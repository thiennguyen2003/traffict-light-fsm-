==> flow/design.v <==
module traffic_light (
    input wire clk,
    input wire reset,           
    output reg [2:0] north_light,
    output reg [2:0] south_light,
    output reg [2:0] east_light,
    output reg [2:0] west_light
);
reg[1:0] state;
       parameter [1:0] S0 = 2'b00;   
    parameter [1:0] S1 = 2'b01;   
    parameter [1:0] S2 = 2'b10;   
    parameter [1:0] S3 = 2'b11;   
    reg [5:0] timer;
    always @(posedge clk) begin
        if (reset==1'b0) begin
            state <= S0;
            timer <= 0;
        end else begin
            if ((state==S0 || state==S2) && timer==30) begin
                state <= state + 1;
                timer <= 0;
            end else if ((state==S1 || state==S3) && timer==5) begin
                state <= (state==S3) ? S0 : state + 1;
                timer <= 0;
            end else begin
                timer <= timer + 1;
            end
        end
    end
    always @(*) begin
        case(state)
            S0: begin  
                north_light = 3'b100; south_light = 3'b100;
                east_light  = 3'b001; west_light  = 3'b001;
            end
            S1: begin  
                north_light = 3'b010; south_light = 3'b010;
                east_light  = 3'b001; west_light  = 3'b001;
            end
            S2: begin  
                north_light = 3'b001; south_light = 3'b001;
                east_light  = 3'b100; west_light  = 3'b100;
            end
            S3: begin  
                north_light = 3'b001; south_light = 3'b001;
                east_light  = 3'b010; west_light  = 3'b010;
            end
            default: begin
                north_light = 3'b001; south_light = 3'b001;
                east_light  = 3'b001; west_light  = 3'b001;
            end
        endcase
    end
endmodule
# Tool chain data of traffic_light
# The steps from the RTL of traffic_light to its reports follow in flow order.
# Lines are those of the file above, counted from 1.
# Operators carry their Yosys type and port widths (W data, S select, Z words).
# Library cell names are shortened.
# The mark - stands for no value.
[inputs]
top_module = "traffic_light"
clock_port = "clk"
cell_library = "sky130hd"
lib_corner = "tt_025C_1v80"

# After elaboration
# Source: Yosys, flattened and elaborated, memories not mapped. Widths are those after wreduce. Registers that Yosys merges into a memory's read port (data or address) are not register bits. Print and check cells do not count. Equal cells are merged and count once.
[bits]
reg_bits = 8
output_inout_bits = 12
elab_cells = 24
[classes]
n_addsub = 2
n_eq = 5
mux = 5
logic = 1
reduce_and_logical = 9
[ops]
columns = ["operator", "n"]
rows = [
  ["$pmux W3 S3", 2],
  ["$add A6 B1 Y6 const B", 1],
  ["$eq A6 B3 Y1 const B", 1],
  ["$eq A6 B5 Y1 const B", 1],
  ["$mux W2", 3],
  ["$eq A2 B2 Y1 const B", 2],
  ["$reduce_or A2 Y1", 2],
  ["$reduce_or A3 Y1", 1],
  ["$logic_and A1 B1 Y1", 2],
  ["$logic_or A1 B1 Y1", 2],
  ["$add A2 B1 Y2 const B", 1],
  ["$eq A2 B1 Y1 const B", 1],
  ["$logic_not A2 Y1", 1],
  ["$reduce_bool A2 Y1", 1],
  ["$not A1 Y1", 1],
]

# Depth
# Longest topological path by Yosys (ltp), each cell counted once; first at word level (registers and memories cut), then after technology mapping (sequential cells cut; the memories' decode and read muxes count).
[logic_depth]
ltp_word = 5
ABC_AREA = 0
ltp_mapped = 6
mapped_depth_nobuf = 6

# Synthesis result
# The flow's flattened synthesis, as Yosys stat reports it; memories are mapped. The netlist is that of the ABC_AREA named above (0 if unset); the other value can give another one.
[synth_totals]
cell_count = 55
yosys_area_um2 = 496.7
flip_flops = 8
n_buf = 6
[types]
columns = ["cell", "n"]
rows = [
  ["dfxtp_1", 8],
  ["ha_1", 7],
  ["buf_4", 6],
  ["nor2_1", 9],
  ["inv_1", 7],
  ["a211o_4", 1],
  ["xnor2_1", 2],
  ["xor2_1", 2],
  ["and4b_4", 1],
  ["mux2i_1", 1],
  ["nand3_1", 2],
  ["a311oi_1", 1],
  ["nand4b_1", 1],
  ["a211oi_1", 1],
  ["a21o_1", 1],
  ["nand2_1", 2],
  ["and3_1", 1],
  ["or2_2", 1],
  ["o21ai_0", 1],
]

# Timing after synthesis
# Path of least setup slack by OpenSTA after synthesis, without wires, with an ideal clock, recovery checks aside; 20% of the period is set as input and as output delay. Where synthesis merged equal registers, the netlist keeps one of their names.
[synth_timing]
kind = "reg2out"
from = "reg state[0]"
to = "out south_light[0]"
tclk_ps = 1510
out_delay_ps = 302
arrival_time_ps = 1251
t_required_ps = 1208
path_slack_ps = -43
path_delay_ps = 1251
path_stages = 6
n_path_buf = 1
period_less_setup_slack_ps = 1553
# "path_delay_ps" is the arrival time less input delay plus setup time.
# At an output port there is no setup time.
# "path_stages": output pins that drive a net of the path, with the launching flip-flop's if there is one; two outputs of one cell count as two.
# "period_less_setup_slack_ps" is the clock period less the worst setup slack; recovery checks do not enter. This is arithmetic on one report: input and output delays are still those of the set period (20% each).
# Between the ends stands the longest chain of elaborated cells between them, by number of cells; it is not shown to be the way that was timed. Of several equally long chains one is given.
# Each line given opens the expression or statement behind the cell; cells for indexed reads and writes are added by Yosys, which also makes memories of some case tables.
# A register here has more assigning lines than the two given.
[synth_between]
cell_sequence = "dfxtp_1 -> inv_1 -> ha_1 -> nor2_1 -> inv_1 -> buf_4"
elab_chain_cells = 3
cells_between = 6
[synth_rtl]
columns = ["item", "line_no", "text"]
rows = [
  ["from (decl)", 9, "reg[1:0] state;"],
  ["from (assign)", 21, "state <= state + 1;"],
  ["from (assign)", 24, "state <= (state==S3) ? S0 : state + 1;"],
  ["$eq A2 B2 Y1", 32, "case(state)"],
  ["$reduce_or A2 Y1", "-", ""],
  ["$pmux W3 S3", 32, ""],
  ["to (decl)", 5, "output reg [2:0] south_light,"],
]
# Some nets on the timed path still bear RTL names; the line given drives or declares the net.
[synth_nets]
columns = ["signal", "line_no"]
rows = [
  ["east_light[2]", 32],
  ["east_light[0]", 32],
  ["north_light[0]", 32],
]

# Timing after layout
# Path of least setup slack in the final report of flow run 1 (OpenROAD, finished layout, wires in). Where an end is a register, its clock arrival counts in the times.
# The path's times are printed in steps of 10 ps; the period is the one set.
[layout_timing]
kind = "reg2out"
from = "reg state[0]"
to = "out west_light[0]"
tclk_ps = 2990
out_delay_ps = 600
arrival_time_ps = 1710
t_required_ps = 2390
path_slack_ps = 690
path_stages = 5
n_path_buf = 1
# Between the ends stands the longest chain of elaborated cells between them, by number of cells; it is not shown to be the way that was timed. Of several equally long chains one is given.
# A register here has more assigning lines than the two given.
[layout_between]
cell_sequence = "dfxtp_1 -> inv_1 -> ha_1 -> nor2_1 -> clkdlybuf4s50_1"
elab_chain_cells = 3
cells_between = 6
[layout_rtl]
columns = ["item", "line_no", "text"]
rows = [
  ["from (decl)", 9, "reg[1:0] state;"],
  ["from (assign)", 21, "state <= state + 1;"],
  ["from (assign)", 24, "state <= (state==S3) ? S0 : state + 1;"],
  ["$logic_not A2 Y1", 32, "case(state)"],
  ["$reduce_or A2 Y1", "-", ""],
  ["$pmux W3 S3", 32, ""],
  ["to (decl)", 7, "output reg [2:0] west_light"],
]

# Record of 2 stored runs of the RTL-to-layout flow on traffic_light, platform sky130hd. The runs are unordered. Constraints: input delay and output delay 20% of the set period each, output load 0.01 pF.
# "clock_period_reached_ps" = clock period - worst setup slack. The figure is calculated, with input and output delays left at 20% of the set period.
# "worst_path_allowed_less_slack_ps" means the part of the period allowed to the worst setup path (the constraints hold back 20% at inputs and 20% at outputs) less its slack; where the path has registers, the arrival times of their clocks count too.
# "power.total_mw": no workload was simulated; the value follows from the tool's default switching activity.
# "worst_path_allowed_less_slack_ps" is known to 10 ps.

[[run]]
name = "flow run 1"
[run.settings]
period_ns = 2.99
CORE_UTILIZATION = 23
SETUP_SLACK_MARGIN = 0.11
PLACE_DENSITY_LB_ADDON = 0.23
CORE_ASPECT_RATIO = 0.82
TNS_END_PERCENT = 5
ABC_AREA = 0
MIN_ROUTING_LAYER = "met2"
MAX_ROUTING_LAYER = "met4"
CAP_MARGIN = 20
CORE_MARGIN = 2
SLEW_MARGIN = 20
[run.results]
clock_period_reached_ps = 2304
synth_chip_area_um2 = 496.7
worst_path_allowed_less_slack_ps = 1710
critical_path_kind = "reg2out"
fin_tns_ps = 0
power.total_mw = 0.2084
final_setup_ws_ps = 686
total_die_area_um2 = 2549.2
finish.stdcell_area_um2 = 635.6

[[run]]
name = "flow run 2"
[run.settings]
period_ns = 1.95
CORE_UTILIZATION = 59
SETUP_SLACK_MARGIN = 0.29
PLACE_DENSITY = 0.89
CELL_PAD_IN_SITES_DETAIL_PLACEMENT = 1
TNS_END_PERCENT = 85
GPL_TIMING_DRIVEN = 0
GPL_ROUTABILITY_DRIVEN = 0
MAX_ROUTING_LAYER = "met5"
CAP_MARGIN = 20
CORE_MARGIN = 2
SLEW_MARGIN = 20
[run.results]
outcome = "unfinished; error PDN-0185 in floorplanning"
